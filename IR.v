==> flow/design.v <==
package def_pkg;
parameter SIZE_TDR1=17;
parameter ADDR_TDR1= 8'h45;
parameter DEF_VAL_TDR1=17'b0;
parameter RO_TDR1=0;
parameter SIZE_TDR2=33;
parameter ADDR_TDR2=8'h77;
parameter DEF_VAL_TDR2=33'b0;
parameter RO_TDR2=1;
endpackage  
interface iface(input logic TCLK,TRESETN);
   logic TMS, 
	 WSI,
	 WSO;
endinterface
module IR(input 
	   CaptureIR,
	   ShiftIR,
	   UpdateIR,
	   TRESETN,
	   TCLK,          
	   SI,           
	   output reg
	  [7:0] PO            
	   );
   reg [7:0] serialReg,parallelReg;
   always @(posedge TCLK or negedge TRESETN)
     if(~TRESETN)
       serialReg<='b0;
     else if(ShiftIR)
       serialReg<={SI,serialReg[7:1]};
     else if(CaptureIR)
       serialReg[7:0]<=parallelReg; 
     else 
       serialReg<=serialReg;
   always @(negedge TCLK or negedge TRESETN)
     if(~TRESETN)
       parallelReg<='b0;
     else if (UpdateIR)
       parallelReg<=serialReg;
     else 
       parallelReg<=parallelReg;
   assign SO=serialReg[0];
   assign PO=parallelReg;
endmodule
Step by step through the tools: IR. What the tools print for IR, step after step. Line numbers count from 1 in the design file above. Operators: Yosys type, input widths -> output width; for muxes data width and select width s. Not given: -

Design top: IR. Clock input: TCLK. Library: sky130hd. Timing corner: tt_025C_1v80.

Elaborated design. Yosys after proc, flatten, opt, wreduce and memory -nomap, before mapping. Memory bits, and registers merged into a memory's read port (data or address), are not among the register bits. Print and check cells are not counted. Equal cells are merged and count once.

The entry for add/subtract/negate cells reads 0. Under multiply operators stands 0. The figure for div/mod/pow operators is 0. Under magnitude comparators stands 0. The figure for equality and inequality tests is 0. The figure for shift operators is 0. The figure for muxes and demuxes is 2. The entry for bitwise gates (word level) reads 0. Under reduce/logical cells stands 1.

Operators with widths (count): $mux 8 (2); $reduce_bool 2->1 (1).

The figure for flip-flop bits (word level) is 16. The figure for latch bits is 0. The entry for bits in writable memories reads 0. Memory bits (read-only): 0. Under word width x clocked read ports stands 0. Under memories stands 0. For cells after elaboration the number is 5.

Depth. Depth = most cells in a row (Yosys ltp): at word level without a register or memory, in the mapped netlist without a sequential cell, where the memories' decode and read muxes count.

Depth in word-level cells: 2. The entry for ABC_AREA reads 0. The entry for mapped depth reads 3. The entry for depth with buffers taken out reads 2.

Netlist. Source: synth_stat.txt of the flow (Yosys; design flattened, memories mapped). It holds for the ABC_AREA given above (unset counts as 0); a run with the other value may have another netlist.

Cells by type: sky130_fd_sc_hd__dfrtn_1 (count 8, area in all 200.192 um^2); sky130_fd_sc_hd__dfrtp_1 (count 8, area in all 200.192 um^2); sky130_fd_sc_hd__mux2_4 (count 8, area in all 120.115 um^2); sky130_fd_sc_hd__mux2i_1 (count 8, area in all 80.077 um^2); sky130_fd_sc_hd__o21ai_1 (count 8, area in all 40.038 um^2); sky130_fd_sc_hd__buf_6 (count 3, area in all 33.782 um^2); sky130_fd_sc_hd__nand2_1 (count 7, area in all 26.275 um^2); sky130_fd_sc_hd__nand2_2 (count 1, area in all 6.256 um^2).

Under cells in the netlist stands 51. For cell area after synthesis the number is 706.9 um^2. The figure for sequential part of the area is 400.4 um^2. The entry for mapped flip-flops reads 16. The figure for buffer cells is 3.

Wiki page: IR / flow data

Settings and measured results of 2 stored flow runs for module IR (sky130hd), not sorted in any way. The constraints put input and output delay at 20% of the set period each and load the outputs with 0.01 pF. "total power after layout" rests on the timing tool's default activity at the inputs, not on a simulated workload.

Files of record 1:
==> flow/run.sh <==
#!/bin/bash
# the make line also repeats the synthesis and layout settings of config.mk as NAME=value (left out here)
make -C /OpenROAD-flow-scripts/flow DESIGN_CONFIG=/design/flow/config.mk WORK_HOME=/design/flow/orfs CLKGATE_MAP_FILE= finish
==> flow/config.mk <==
export PLATFORM = sky130hd
export DESIGN_NAME = IR
export DESIGN_NICKNAME = IR
export VERILOG_FILES = /design/flow/design.v
export SDC_FILE = /design/flow/constraint.sdc
export NUM_CORES = 4
export LEC_CHECK = 0
export CAP_MARGIN = 20
export CELL_PAD_IN_SITES_DETAIL_PLACEMENT = 1
export CORE_ASPECT_RATIO = 0.6
export CORE_MARGIN = 5
export CORE_UTILIZATION = 19
export GPL_TIMING_DRIVEN = 1
export HOLD_SLACK_MARGIN = 0.21
export MAX_ROUTING_LAYER = met4
export PLACE_DENSITY = 0.69
export SETUP_SLACK_MARGIN = -0.04
export SLEW_MARGIN = 0
export TNS_END_PERCENT = 65
==> flow/constraint.sdc <==
create_clock -name core_clock -period 1.24 [get_ports {TCLK}]
set_input_delay 0.2480 -clock core_clock [delete_from_list [all_inputs] [get_ports {TCLK}]]
set_output_delay 0.2480 -clock core_clock [all_outputs]
set_load 0.01 [all_outputs]

Results of record 1. The post-layout utilization comes to 30.3 %. The measured total power after layout is 1.773 mW. The chip area in the Yosys report reads 706.9 um^2. The area inside the die boundary comes to 5080.6 um^2. The lowest setup slack stands at -0.468 ns. The total negative slack on setup checks stands at -6.665 ns. The standard-cell area after layout reads 1103.6 um^2.

Files of record 2:
==> flow/run.sh <==
#!/bin/bash
# the make line also repeats the synthesis and layout settings of config.mk as NAME=value (left out here)
make -C /OpenROAD-flow-scripts/flow DESIGN_CONFIG=/design/flow/config.mk WORK_HOME=/design/flow/orfs CLKGATE_MAP_FILE= finish
==> flow/config.mk <==
export PLATFORM = sky130hd
export DESIGN_NAME = IR
export DESIGN_NICKNAME = IR
export VERILOG_FILES = /design/flow/design.v
export SDC_FILE = /design/flow/constraint.sdc
export NUM_CORES = 4
export LEC_CHECK = 0
export CAP_MARGIN = 20
export CELL_PAD_IN_SITES_GLOBAL_PLACEMENT = 0
export CORE_MARGIN = 2
export CORE_UTILIZATION = 50
export CTS_CLUSTER_DIAMETER = 43
export GPL_ROUTABILITY_DRIVEN = 1
export PLACE_DENSITY_LB_ADDON = 0.22
export SLEW_MARGIN = 20
==> flow/constraint.sdc <==
create_clock -name core_clock -period 1.95 [get_ports {TCLK}]
set_input_delay 0.3900 -clock core_clock [delete_from_list [all_inputs] [get_ports {TCLK}]]
set_output_delay 0.3900 -clock core_clock [all_outputs]
set_load 0.01 [all_outputs]

Results of record 2. The chip area in the Yosys report reads 706.9 um^2. The total negative slack on setup checks stands at -2.042 ns. The measured total power after layout is 0.9735 mW. The standard-cell area after layout reads 954.7 um^2. The post-layout utilization comes to 72.5 %. The area inside the die boundary comes to 1730.6 um^2. The lowest setup slack stands at -0.282 ns.
